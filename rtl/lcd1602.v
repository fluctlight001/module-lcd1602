==> flow/design.v <==
module lcd1602(
    input wire clk,
    input wire rst_n,
    input wire we,
    input wire [4:0] addr,
    input wire [7:0] din,
    output wire [7:0] dout,
    inout wire [7:0] DB,
    output reg RS,
    output reg RW,
    output reg EN
);
reg [7:0] dram [31:0]; 
reg [4:0] addr_r;
always @ (posedge clk) begin
    if (we) begin
        dram[addr] <= din;
    end
end
always @ (posedge clk) begin
    if (~we) begin
        addr_r <= addr;
    end
end
assign dout = dram[addr_r];
reg wr_en; 
reg wr_rs; 
reg wr_rd; 
reg [7:0] wr_cmd; 
reg DBo_en; 
reg [7:0] DBo; 
reg BF; 
assign DB = DBo_en ? DBo : 8'hz;
reg [2:0] state, state_n;
localparam idle=3'h0; 
localparam bf_w=3'h1; 
localparam bf_e=3'h2; 
localparam bf_r=3'h3; 
localparam cm_w=3'h4; 
localparam cm_e=3'h5; 
localparam cm_r=3'h6; 
localparam wend=3'h7; 
always @(posedge clk) begin
    if (!rst_n) begin
        state <= idle;
        BF <= 0;
    end
    else begin
        state <= state_n;
        BF <= DB[7];
    end
end
always @(*) begin
    if (!rst_n) begin
        state_n = idle;
    end
    else begin
        case (state)
            idle:begin
                if (wr_en) begin
                    state_n = bf_w;
                end
                else begin
                    state_n = idle;
                end
            end
            bf_w:begin
                state_n = bf_e;
            end
            bf_e:begin
                state_n = bf_r;
            end
            bf_r:begin
                if (BF) begin
                    state_n = bf_w;
                end
                else begin
                    state_n = cm_w;
                end
            end
            cm_w:begin
                state_n = cm_e;
            end
            cm_e:begin
                state_n = cm_r;
            end
            cm_r:begin
                state_n = wend;
            end
            wend:begin
                state_n = idle;
            end
            default:begin
                state_n = idle;
            end
        endcase
    end
end
always @(*) begin
    if(!rst_n)begin
        DBo_en = 0;
        DBo = 0;
        RS = 0;
        RW = 0;
        EN = 0;
        wr_rd = 0;
    end
    else begin
        case (state)
            idle:begin
                DBo_en = 0;
                DBo = 0;
                RS = 0;
                RW = 0;
                EN = 0;
                wr_rd = 0;
            end
            bf_w:begin 
                DBo_en = 0; 
                DBo = 0;
                RS = 0; 
                RW = 1; 
                EN = 0;
                wr_rd = 0;
            end
            bf_e:begin
                DBo_en = 0; 
                DBo = 0;
                RS = 0; 
                RW = 1; 
                EN = 1;
                wr_rd = 0;
            end
            bf_r:begin
                DBo_en = 0; 
                DBo = 0;
                RS = 0; 
                RW = 1; 
                EN = 0;
                wr_rd = 0;
            end
            cm_w:begin
                DBo_en = 1; 
                DBo = wr_cmd;
                RS = wr_rs;
                RW = 0;
                EN = 0;
                wr_rd = 0;
            end
            cm_e:begin
                DBo_en = 1; 
                DBo = wr_cmd;
                RS = wr_rs;
                RW = 0;
                EN = 1;
                wr_rd = 0;
            end
            cm_r:begin
                DBo_en = 1; 
                DBo = wr_cmd;
                RS = wr_rs;
                RW = 0;
                EN = 0;
                wr_rd = 0;
            end
            wend:begin
                DBo_en = 0;
                DBo = 0;
                RS = 0;
                RW = 0;
                EN = 0;
                wr_rd = 1;
            end
            default:begin
                DBo_en = 0;
                DBo = 0;
                RS = 0;
                RW = 0;
                EN = 0;
                wr_rd = 0;
            end
        endcase
    end
end
reg flash, flash_n;
localparam init_38=6'd0; 
localparam init_01=6'd1;
localparam init_0c=6'd2;
localparam init_06=6'd3; 
localparam atfh_l1=6'd4; 
localparam atfh_0=6'd5;
localparam atfh_1=6'd6;
localparam atfh_2=6'd7;
localparam atfh_3=6'd8;
localparam atfh_4=6'd9;
localparam atfh_5=6'd10;
localparam atfh_6=6'd11;
localparam atfh_7=6'd12;
localparam atfh_8=6'd13;
localparam atfh_9=6'd14;
localparam atfh_10=6'd15;
localparam atfh_11=6'd16;
localparam atfh_12=6'd17;
localparam atfh_13=6'd18;
localparam atfh_14=6'd19;
localparam atfh_15=6'd20;
localparam atfh_l2=6'd21; 
localparam atfh_16=6'd22;
localparam atfh_17=6'd23;
localparam atfh_18=6'd24;
localparam atfh_19=6'd25;
localparam atfh_20=6'd26;
localparam atfh_21=6'd27;
localparam atfh_22=6'd28;
localparam atfh_23=6'd29;
localparam atfh_24=6'd30;
localparam atfh_25=6'd31;
localparam atfh_26=6'd32;
localparam atfh_27=6'd33;
localparam atfh_28=6'd34;
localparam atfh_29=6'd35;
localparam atfh_30=6'd36;
localparam atfh_31=6'd37;
always @(posedge clk) begin
    if (!rst_n) begin
        flash <= init_38;
    end
    else begin
        flash <= flash_n;
    end
end
always @(*) begin
    if (!rst_n) begin
        flash_n = init_38;
    end
    else begin
        case(flash)
            init_38:flash_n = wr_rd ? init_01 : init_38;
            init_01:flash_n = wr_rd ? init_0c : init_01;
            init_0c:flash_n = wr_rd ? init_06 : init_0c;
            init_06:flash_n = wr_rd ? atfh_l1 : init_06;
            atfh_l1:flash_n = wr_rd ? atfh_0  : atfh_l1;
            atfh_0 :flash_n = wr_rd ? atfh_1  : atfh_0 ;
            atfh_1 :flash_n = wr_rd ? atfh_2  : atfh_1 ;
            atfh_2 :flash_n = wr_rd ? atfh_3  : atfh_2 ;
            atfh_3 :flash_n = wr_rd ? atfh_4  : atfh_3 ;
            atfh_4 :flash_n = wr_rd ? atfh_5  : atfh_4 ;
            atfh_5 :flash_n = wr_rd ? atfh_6  : atfh_5 ;
            atfh_6 :flash_n = wr_rd ? atfh_7  : atfh_6 ;
            atfh_7 :flash_n = wr_rd ? atfh_8  : atfh_7 ;
            atfh_8 :flash_n = wr_rd ? atfh_9  : atfh_8 ;
            atfh_9 :flash_n = wr_rd ? atfh_10 : atfh_9 ;
            atfh_10:flash_n = wr_rd ? atfh_11 : atfh_10;
            atfh_11:flash_n = wr_rd ? atfh_12 : atfh_11;
            atfh_12:flash_n = wr_rd ? atfh_13 : atfh_12;
            atfh_13:flash_n = wr_rd ? atfh_14 : atfh_13;
            atfh_14:flash_n = wr_rd ? atfh_15 : atfh_14;
            atfh_15:flash_n = wr_rd ? atfh_l2 : atfh_15;
            atfh_l2:flash_n = wr_rd ? atfh_16 : atfh_l2;
            atfh_16:flash_n = wr_rd ? atfh_17 : atfh_16;
            atfh_17:flash_n = wr_rd ? atfh_18 : atfh_17;
            atfh_18:flash_n = wr_rd ? atfh_19 : atfh_18;
            atfh_19:flash_n = wr_rd ? atfh_20 : atfh_19;
            atfh_20:flash_n = wr_rd ? atfh_21 : atfh_20;
            atfh_21:flash_n = wr_rd ? atfh_22 : atfh_21;
            atfh_22:flash_n = wr_rd ? atfh_23 : atfh_22;
            atfh_23:flash_n = wr_rd ? atfh_24 : atfh_23;
            atfh_24:flash_n = wr_rd ? atfh_25 : atfh_24;
            atfh_25:flash_n = wr_rd ? atfh_26 : atfh_25;
            atfh_26:flash_n = wr_rd ? atfh_27 : atfh_26;
            atfh_27:flash_n = wr_rd ? atfh_28 : atfh_27;
            atfh_28:flash_n = wr_rd ? atfh_29 : atfh_28;
            atfh_29:flash_n = wr_rd ? atfh_30 : atfh_29;
            atfh_30:flash_n = wr_rd ? atfh_31 : atfh_30;
            atfh_31:flash_n = wr_rd ? atfh_l1 : atfh_31;
            default:flash_n = init_38;
        endcase
    end
end
always @(*) begin
    if (!rst_n) begin
        wr_cmd = 0;
        wr_rs = 0;
        wr_en = 0;
    end
    else begin
        case(flash)
            init_38:begin
                wr_cmd = 8'h38;
                wr_rs = 0;
                wr_en = 1;
            end
            init_01:begin
                wr_cmd = 8'h01;
                wr_rs = 0;
                wr_en = 1;
            end
            init_0c:begin
                wr_cmd = 8'h0c;
                wr_rs = 0;
                wr_en = 1;
            end
            init_06:begin
                wr_cmd = 8'h06;
                wr_rs = 0;
                wr_en = 1;
            end
            atfh_l1:begin
                wr_cmd = 8'h80;
                wr_rs = 0;
                wr_en = 1;
            end
            atfh_0:begin
                wr_cmd = dram[0];
                wr_rs = 1;
                wr_en = 1;
            end
            atfh_1:begin
                wr_cmd = dram[1];
                wr_rs = 1;
                wr_en = 1;
            end
            atfh_2:begin
                wr_cmd = dram[2];
                wr_rs = 1;
                wr_en = 1;
            end
            atfh_3:begin
                wr_cmd = dram[3];
                wr_rs = 1;
                wr_en = 1;
            end
            atfh_4:begin
                wr_cmd = dram[4];
                wr_rs = 1;
                wr_en = 1;
            end
            atfh_5:begin
                wr_cmd = dram[5];
                wr_rs = 1;
                wr_en = 1;
            end
            atfh_6:begin
                wr_cmd = dram[6];
                wr_rs = 1;
                wr_en = 1;
            end
            atfh_7:begin
                wr_cmd = dram[7];
                wr_rs = 1;
                wr_en = 1;
            end
            atfh_8:begin
                wr_cmd = dram[8];
                wr_rs = 1;
                wr_en = 1;
            end
            atfh_9:begin
                wr_cmd = dram[9];
                wr_rs = 1;
                wr_en = 1;
            end
            atfh_10:begin
                wr_cmd = dram[10];
                wr_rs = 1;
                wr_en = 1;
            end
            atfh_11:begin
                wr_cmd = dram[11];
                wr_rs = 1;
                wr_en = 1;
            end
            atfh_12:begin
                wr_cmd = dram[12];
                wr_rs = 1;
                wr_en = 1;
            end
            atfh_13:begin
                wr_cmd = dram[13];
                wr_rs = 1;
                wr_en = 1;
            end
            atfh_14:begin
                wr_cmd = dram[14];
                wr_rs = 1;
                wr_en = 1;
            end
            atfh_15:begin
                wr_cmd = dram[15];
                wr_rs = 1;
                wr_en = 1;
            end
            atfh_l2:begin
                wr_cmd = 8'hc0;
                wr_rs = 0;
                wr_en = 1;
            end
            atfh_16:begin
                wr_cmd = dram[16];
                wr_rs = 1;
                wr_en = 1;
            end
            atfh_17:begin
                wr_cmd = dram[17];
                wr_rs = 1;
                wr_en = 1;
            end
            atfh_18:begin
                wr_cmd = dram[18];
                wr_rs = 1;
                wr_en = 1;
            end
            atfh_19:begin
                wr_cmd = dram[19];
                wr_rs = 1;
                wr_en = 1;
            end
            atfh_20:begin
                wr_cmd = dram[20];
                wr_rs = 1;
                wr_en = 1;
            end
            atfh_21:begin
                wr_cmd = dram[21];
                wr_rs = 1;
                wr_en = 1;
            end
            atfh_22:begin
                wr_cmd = dram[22];
                wr_rs = 1;
                wr_en = 1;
            end
            atfh_23:begin
                wr_cmd = dram[23];
                wr_rs = 1;
                wr_en = 1;
            end
            atfh_24:begin
                wr_cmd = dram[24];
                wr_rs = 1;
                wr_en = 1;
            end
            atfh_25:begin
                wr_cmd = dram[25];
                wr_rs = 1;
                wr_en = 1;
            end
            atfh_26:begin
                wr_cmd = dram[26];
                wr_rs = 1;
                wr_en = 1;
            end
            atfh_27:begin
                wr_cmd = dram[27];
                wr_rs = 1;
                wr_en = 1;
            end
            atfh_28:begin
                wr_cmd = dram[28];
                wr_rs = 1;
                wr_en = 1;
            end
            atfh_29:begin
                wr_cmd = dram[29];
                wr_rs = 1;
                wr_en = 1;
            end
            atfh_30:begin
                wr_cmd = dram[30];
                wr_rs = 1;
                wr_en = 1;
            end
            atfh_31:begin
                wr_cmd = dram[31];
                wr_rs = 1;
                wr_en = 1;
            end
            default:begin
                wr_cmd = 0;
                wr_rs = 0;
                wr_en = 0;
            end
        endcase
    end
end
endmodule 
* Tool chain data of lcd1602 *
Tool output for the design above, in the order of the flow.
Line numbers count from 1 in the design file above.
Operators: Yosys type, input widths -> output width; for muxes data width and select width s.
Cell names lack the library's common part.
Not given: n/a

inputs
  top = lcd1602
  clock port = clk
  standard-cell library = sky130hd
  library corner = tt_025C_1v80

* Word level *
Counts by Yosys on the flattened word-level netlist (proc, flatten, opt, wreduce; memories kept). Print and check cells are left out. Cells with the same type and inputs are merged into one.
Yosys's memory passes give these memory sizes; they may raise the number of words (mostly to a power of two), join words into wider ones and drop unused or constant bits.

cells by class
  bitwise gates (word level) = 1
  divide/modulo/power cells = 0
  shift operators = 0
  muxes and demuxes = 25
  $add $sub $neg = 0
  multipliers = 0
  reduce/logical cells = 9
  $lt $le $gt $ge = 0
  equality and inequality tests = 7

operators by type and width
  kind                count
  $pmux 8 s2          2
  $pmux 3 s8          1
  $mux 8              3
  $eq 3x3->1 const B  4
  $mux 1              11
  $reduce_or 5->1     2
  $mux 5              2
  $pmux 1 s2          5
  $reduce_or 8->1     1
  $reduce_or 7->1     1
  $eq 3x2->1 const B  2
  $reduce_or 3->1     2
  $reduce_or 6->1     1
  $eq 3x1->1 const B  1
  $logic_not 3->1     1
  $mux 3              1
  $reduce_or 2->1     1
  $not 1->1           1

bit counts
  input bits = 16
  memories kept = 1
  cells after elaboration = 47
  ROM bits = 0
  bits in latches = 0
  bits in registers = 10
  bits in writable memories = 256
  word width x clocked read ports = 8

memory list
  memory  words  bits a word  rd ports  wr ports  RTL line  source
  dram    32     8            1         1         13        reg [7:0] dram [31:0];

* Logic depth *
Depth = most cells in a row (Yosys ltp): at word level without a register or memory, in the mapped netlist without a sequential cell, where the memories' decode and read muxes count.

depth
  depth in word-level cells = 6
  ABC_AREA = 1
  mapped depth = 11

* Synthesis result *
Yosys stat after the flow's synthesis: flattened, memories mapped to cells. It holds for the ABC_AREA given above (unset counts as 0); a run with the other value may have another netlist.
The area totals of this step are shown rounded.

synthesis totals
  sequential part of the area = 8120 µm²
  mapped flip-flops = 275
  standard cells after synthesis = 981
  mapped area = 11300 µm²

cells by type
  type      count
  edfxtp_1  261
  nand2_1   373
  nand3_1   205
  dfxtp_1   14
  buf_6     22
  nor2_1    36
  buf_4     13
  buf_2     16
  inv_1     18
  o21ai_0   6
  clkbuf_1  7
  or3_1     2
  buf_1     3
  inv_2     2
  a21oi_1   1
  nor3_1    1
  conb_1    1

* Path before layout *
OpenSTA on the mapped netlist: ideal clock, no wires. The path of least setup slack (recovery checks aside). Input and output delay are each 20% of the period. Register names are those of the netlist, which keeps one name where synthesis merged equal registers.

timing path post-synthesis
  kind = input -> output
  start point = input rst_n
  end point = output DB[4]
  path delay = 984 ps
  slack = 2538 ps
  data required time = 4696 ps
  clock period = 5870 ps
  arrival = 2158 ps
  launch time at the first pin = 1174 ps
  stages = 5
  period reached after synthesis = 3332 ps

"path delay" = arrival - input delay + setup time.
At an output port there is no setup time.
"stages": output pins that drive a net of the path, with the launching flip-flop's if there is one; two outputs of one cell count as two.
"period reached after synthesis" = period - worst setup slack (recovery checks aside). The figure is calculated, with input and output delays left at 20% of the set period.
The rows between start and end are the longest chain of elaborated cells between them; the timing report does not say that the signal goes this way. Where chains are equally long, one stands for them.
A line is the first line of the expression or statement that the cell stems from. Yosys adds cells for indexed reads and writes and turns some case tables into memories.

between the ends, post-synthesis
  cell sequence = buf_2 > nand3_1 > or3_1 > nor2_1 > buf_4
  length of the longest elaborated chain = 2
  elaborated cells between the ends (all ways) = 3
  source lines of those cells = 2
  those cells by class = mux (3)

RTL lines, path post-synthesis
  item                RTL line  source
  start: declaration  3         input wire rst_n,
  $mux 8              100       if(!rst_n)begin
  $mux 8              33        assign DB = DBo_en ? DBo : 8'hz;
  end: declaration    8         inout wire [7:0] DB,

Nets of the timed path that keep an RTL name, with a line that drives or declares them; the list need not be complete.

nets with RTL names, path post-synthesis
  signal  RTL line
  DB[3]   33

* Timing after layout *
Path of least setup slack in the final report of job 1 (OpenROAD, finished layout, wires in). Where an end is a register, its clock arrival counts in the times.
The path's times are printed in steps of 10 ps; the period is the one set.

timing path after layout
  kind = register -> output
  start point = register (name not given)
  end point = output dout[0]
  arrival = 2970 ps
  stages = 13
  slack = 640 ps
  launch time at the first pin = 530 ps
  clock period = 4510 ps
  data required time = 3610 ps

between the ends, after layout
  cell sequence = dfxtp_4 > inv_4 > buf_12 > buf_4 > nand2_1 > nand3_1 > nand3_1 > nand2_1 > nand2_1 > nand2_1 > nand2_1 > nand2_1 > clkdlybuf4s50_1

RTL lines, path after layout
  item              RTL line  source
  end: declaration  7         output wire [7:0] dout,

Chain of elaborated cells between the ends: none given.

Data sheet: physical implementation of lcd1602

2 stored runs of lcd1602 in the flow (synthesis by Yosys, layout by OpenROAD, sky130hd cells), in arbitrary order. Constraints: input delay and output delay 20% of the set period each, output load 0.01 pF.
"clock period reached" is the run's clock period less its worst setup slack. It is reckoned from that one timing run; input and output delays stay at 20% of the period that was set.
"allowed time less slack (worst setup path)": the worst setup path's part of the clock period (all of it between registers, 20% less for each end at a port) less its slack. A launch clock that arrives late makes it longer, a capture clock that arrives late makes it shorter.
"power" rests on the timing tool's default activity at the inputs, not on a simulated workload.
"allowed time less slack (worst setup path)" is given in steps of 10 ps.
The measured numbers are rounded.
Settings: -- = not set for that run.

item                                             job 1               job 2
period_ns                                        4.51                1.73
CORE_UTILIZATION                                 39                  29
SETUP_SLACK_MARGIN                               0.25                --
PLACE_DENSITY                                    0.37                --
CORE_MARGIN                                      6                   2
TNS_END_PERCENT                                  50                  --
ABC_AREA                                         1                   --
CTS_CLUSTER_DIAMETER                             228                 309
MAX_ROUTING_LAYER                                met5                --
CAP_MARGIN                                       20                  20
SLEW_MARGIN                                      20                  15
HOLD_SLACK_MARGIN                                --                  -0.05
CELL_PAD_IN_SITES_DETAIL_PLACEMENT               --                  1
GPL_TIMING_DRIVEN                                --                  0
GPL_ROUTABILITY_DRIVEN                           --                  0
MIN_ROUTING_LAYER                                --                  met2
die footprint (µm²)                              33100               38000
summed negative setup slack (ps)                 0                   -14400
power (W)                                        0.00568             0.0155
post-layout utilization (%)                      45.4                37.5
worst setup slack after layout (ps)              638                 -1510
clock period reached (ps)                        3872                3238
Yosys chip area after synthesis (µm²)            11300               10600
allowed time less slack (worst setup path) (ps)  2970                2890
critical path type                               register -> output  register -> output
final worst hold slack (ps)                      428                 262
